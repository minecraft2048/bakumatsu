==> flow/design.v <==
module top(input clk, input btn, output [7:0] led);
    localparam ctr_width = 24;
    localparam ctr_max = 2**ctr_width - 1;
    reg [ctr_width-1:0] ctr = 0;
    reg [9:0] pwm_ctr = 0;
    reg dir = 0;
    always@(posedge clk) begin
    ctr <= dir ? ctr - 1'b1 - btn: ctr + 1'b1 + btn;
        if (ctr[ctr_width-1 : ctr_width-3] == 0 && dir == 1)
            dir <= 1'b0;
        else if (ctr[ctr_width-1 : ctr_width-3] == 7 && dir == 0)
            dir <= 1'b1;
        pwm_ctr <= pwm_ctr + 1'b1;
    end
    reg [9:0] brightness [0:7];
    localparam bright_max = 2**10 - 1;
    reg [7:0] led_reg;
    genvar i;
    generate
    for (i = 0; i < 8; i=i+1) begin
       always @ (posedge clk) begin
            if (ctr[ctr_width-1 : ctr_width-3] == i)
                brightness[i] <= bright_max;
            else if (ctr[ctr_width-1 : ctr_width-3] == (i - 1))
                brightness[i] <= ctr[ctr_width-4:ctr_width-13];
             else if (ctr[ctr_width-1 : ctr_width-3] == (i + 1))
                 brightness[i] <= bright_max - ctr[ctr_width-4:ctr_width-13];
            else
                brightness[i] <= 0;
            led_reg[i] <= pwm_ctr < brightness[i];
       end
    end
    endgenerate
    assign led = led_reg;
endmodule
# Reports on top
# What the tools print for top, step after step.
# Lines are those of the file above, counted from 1.
# Operators carry their Yosys type and port widths (W data, S select, Z words).
# Library cell names are shortened.
design:
  top_module: "top"
  clk_port: "clk"
  library: "sky130hd"
  corner: "tt_025C_1v80"

# Word level
# Source: Yosys, flattened and elaborated. Widths are those after wreduce; folded enables and synchronous resets count as part of the registers. Registers that Yosys merges into a memory's read port (data or address) are not register bits. Print and check cells do not count. Equal cells are merged and count once.
bits:
  wordCells: 59
  input_bits: 2
  register_bits: 123
  out_inout_bits: 8
classes:
  logic: 1
  cmp: 8
  reduce_logical: 3
  equal: 7
  n_mux: 15
  add_sub_neg: 6
op_table:
  columns: ["operator", "n"]
  rows:
  - ["$mux W10", 14]
  - ["$lt A10 B10 Y1", 8]
  - ["$add A24 B1 Y24", 1]
  - ["$sub A24 B1 Y24", 1]
  - ["$add A24 B1 Y24 const B", 1]
  - ["$sub A24 B1 Y24 const B", 1]
  - ["$mux W24", 1]
  - ["$eq A3 B3 Y1 const B", 4]
  - ["$add A10 B1 Y10 const B", 1]
  - ["$sub A10 B10 Y10 const A", 1]
  - ["$eq A3 B2 Y1 const B", 2]
  - ["$eq A3 B1 Y1 const B", 1]
  - ["$logic_not A3 Y1", 1]
  - ["$logic_and A1 B1 Y1", 2]
  - ["$not A1 Y1", 1]

# Depth
# Longest topological path by Yosys (ltp), each cell counted once; first at word level (registers and memories cut), then after technology mapping (sequential cells cut; the memories' decode and read muxes count).
depth:
  word_depth: 3
  abc_area: 0
  ltp_mapped: 10
  ltp_nobuf: 9

# Mapped cells and area
# Yosys stat after the flow's synthesis: flattened, memories mapped to cells. It holds for the ABC_AREA given above (unset counts as 0); a run with the other value may have another netlist.
mapped:
  buf_cells: 36
  mapped_area_um2: 6119.6
  sequential_area_um2: 2462.4
  mapped_cells: 677
  flip_flops: 123
types:
  columns: ["type", "n", "area_total_um2"]
  rows:
  - ["dfxtp_1", 123, 2.46E+03]
  - ["ha_1", 77, 963.424]
  - ["inv_1", 81, 304.042]
  - ["xnor2_1", 22, 192.685]
  - ["a21oi_1", 38, 190.182]
  - ["nor2_1", 50, 187.68]
  - ["xor2_1", 19, 166.41]
  - ["nand2_1", 42, 157.651]
  - ["nand4_1", 22, 137.632]
  - ["and3_1", 21, 131.376]
  - ["o21ai_0", 24, 120.115]
  - ["clkbuf_1", 26, 97.594]
  - ["o2bb2ai_1", 9, 78.826]
  - ["o221ai_1", 8, 70.067]
  - ["or3_1", 11, 68.816]
  - ["nand2b_1", 10, 62.56]
  - ["o22ai_1", 10, 62.56]
  - ["a211oi_1", 8, 60.058]
# Not listed: further types 32, cells in them 76.

# Timing after synthesis
# Path of least setup slack by OpenSTA after synthesis, without wires, with an ideal clock, recovery checks aside; 20% of the period is set as input and as output delay. Where synthesis merged equal registers, the netlist keeps one of their names.
synth_path:
  path_type: "input -> register"
  startpoint: "input port btn"
  endpoint: "register ctr[16]"
  setup_ns: 0.127
  arrival_ns: 2.090
  period_ns: 3.33
  path_stages: 10
  t_required_ns: 3.203
  path_slack_ns: 1.113
  n_path_buf: 1
  input_delay_ns: 0.666
  t_first_pin_ns: 0.666
  path_delay_ns: 1.551
  synth_period_reached_ns: 2.217
# "path_delay_ns" = arrival - input delay + setup time.
# "path_stages" counts driving pins, that of a launching flip-flop among them; a cell with two outputs on the path counts twice.
# "synth_period_reached_ns" = period - worst setup slack (recovery checks aside). The figure is calculated, with input and output delays left at 20% of the set period.
# The rows between start and end are the longest chain of elaborated cells between them; the timing report does not say that the signal goes this way. Where chains are equally long, one stands for them.
# Each line given opens the expression or statement behind the cell; cells for indexed reads and writes are added by Yosys, which also makes memories of some case tables.
synth_between:
  path_cell_list: "inv_1 ha_1 inv_1 ha_1 nand2_4 or3b_1 buf_6 nor3_2 a31oi_1 xnor2_1"
  elab_chain_cells: 2
  cells_between: 3
  cone_lines: 1
  cone_classes: "2 x add/sub; 1 x mux"
synth_rtl:
  columns: ["element", "line", "text"]
  rows:
  - ["from (decl)", 1, "module top(input clk, input btn, output [7:0] led);"]
  - ["$add A24 B1 Y24", 8, "ctr <= dir ? ctr - 1'b1 - btn: ctr + 1'b1 + btn;"]
  - ["$mux W24", 8, null]
  - ["to (assign)", 8, null]
  - ["to (decl)", 4, "reg [ctr_width-1:0] ctr = 0;"]

# Timing after layout
# Path of least setup slack in the final report of run 1 (OpenROAD, finished layout, wires in). Where an end is a register, its clock arrival counts in the times.
layout_path:
  path_type: "input -> register"
  startpoint: "input port btn"
  endpoint: "register ctr[16]"
  arrival_ns: 2.48
  path_slack_ns: 0.34
  period_ns: 2.54
  t_first_pin_ns: 0.51
  path_stages: 11
  setup_ns: 0.12
  n_path_buf: 2
  t_required_ns: 2.82
  input_delay_ns: 0.51
# The rows between start and end are the longest chain of elaborated cells between them; the timing report does not say that the signal goes this way. Where chains are equally long, one stands for them.
layout_between:
  path_cell_list: "clkdlybuf4s50_1 inv_1 ha_1 inv_1 ha_1 nand2_4 or3b_1 buf_4 nor3_2 a31oi_1 xnor2_1"
  elab_chain_cells: 2
  cells_between: 3
  cone_lines: 1
  cone_classes: "2 x add/sub; 1 x mux"
layout_rtl:
  columns: ["element", "line", "text"]
  rows:
  - ["from (decl)", 1, "module top(input clk, input btn, output [7:0] led);"]
  - ["$add A24 B1 Y24", 8, "ctr <= dir ? ctr - 1'b1 - btn: ctr + 1'b1 + btn;"]
  - ["$mux W24", 8, null]
  - ["to (assign)", 8, null]
  - ["to (decl)", 4, "reg [ctr_width-1:0] ctr = 0;"]

Hand-over note for top

Top module top; platform sky130hd; tools Yosys and OpenROAD; 2 stored runs in no particular order. Input and output delays are each 20% of the period that was set; the output load is 0.01 pF.
"timing.achieved_period_ns" = clock period - worst setup slack. The figure is calculated, with input and output delays left at 20% of the set period.
"critical_path_time_ns" = time allowed to the worst setup path (clock period - input delay - output delay, where it has them) - its slack; a late launch clock adds to it, a late capture clock takes from it.
By "power_uw" is meant OpenSTA's value without simulated activity: inputs other than the clock are taken to toggle once in ten clock periods, and the tool carries that through the logic.

--- run 1 ---
==> flow/run.sh <==
#!/bin/bash
# the make line also repeats the synthesis and layout settings of config.mk as NAME=value (left out here)
make -C /OpenROAD-flow-scripts/flow DESIGN_CONFIG=/design/flow/config.mk WORK_HOME=/design/flow/orfs CLKGATE_MAP_FILE= finish
==> flow/config.mk <==
export PLATFORM = sky130hd
export DESIGN_NAME = top
export DESIGN_NICKNAME = top
export VERILOG_FILES = /design/flow/design.v
export SDC_FILE = /design/flow/constraint.sdc
export NUM_CORES = 4
export LEC_CHECK = 0
export CAP_MARGIN = 40
export CORE_ASPECT_RATIO = 0.79
export CORE_MARGIN = 6
export CORE_UTILIZATION = 46
export PLACE_DENSITY_LB_ADDON = 0.02
export SLEW_MARGIN = 20
export TNS_END_PERCENT = 5
==> flow/constraint.sdc <==
create_clock -name core_clock -period 2.54 [get_ports {clk}]
set_input_delay 0.5080 -clock core_clock [delete_from_list [all_inputs] [get_ports {clk}]]
set_output_delay 0.5080 -clock core_clock [all_outputs]
set_load 0.01 [all_outputs]

==> results, as YAML <==
results:
  synthArea_um2: 6119.6
  total_die_area_um2: 16234.8
  ws_hold_ns: 0.520
  worst_setup_slack_ns: 0.338
  power_uw: 4967
  finalCellArea_um2: 7034.2
  layout_utilization_frac: 0.556
  critical_path_time_ns: 1.69
  path_kind: "input -> register"
  timing.achieved_period_ns: 2.202

--- run 2 ---
==> flow/run.sh <==
#!/bin/bash
# the make line also repeats the synthesis and layout settings of config.mk as NAME=value (left out here)
make -C /OpenROAD-flow-scripts/flow DESIGN_CONFIG=/design/flow/config.mk WORK_HOME=/design/flow/orfs CLKGATE_MAP_FILE= finish
==> flow/config.mk <==
export PLATFORM = sky130hd
export DESIGN_NAME = top
export DESIGN_NICKNAME = top
export VERILOG_FILES = /design/flow/design.v
export SDC_FILE = /design/flow/constraint.sdc
export NUM_CORES = 4
export LEC_CHECK = 0
export CAP_MARGIN = 20
export CORE_MARGIN = 2
export CORE_UTILIZATION = 29
export SLEW_MARGIN = 20
==> flow/constraint.sdc <==
create_clock -name core_clock -period 2.25 [get_ports {clk}]
set_input_delay 0.4500 -clock core_clock [delete_from_list [all_inputs] [get_ports {clk}]]
set_output_delay 0.4500 -clock core_clock [all_outputs]
set_load 0.01 [all_outputs]

==> results, as YAML <==
results:
  timing.achieved_period_ns: 2.112
  total_die_area_um2: 22280.0
  critical_path_time_ns: 1.66
  path_kind: "input -> register"
  finalCellArea_um2: 7134.3
  layout_utilization_frac: 0.342
  power_uw: 5354
  ws_hold_ns: 0.498
  worst_setup_slack_ns: 0.138
  synthArea_um2: 6119.6

End of note.
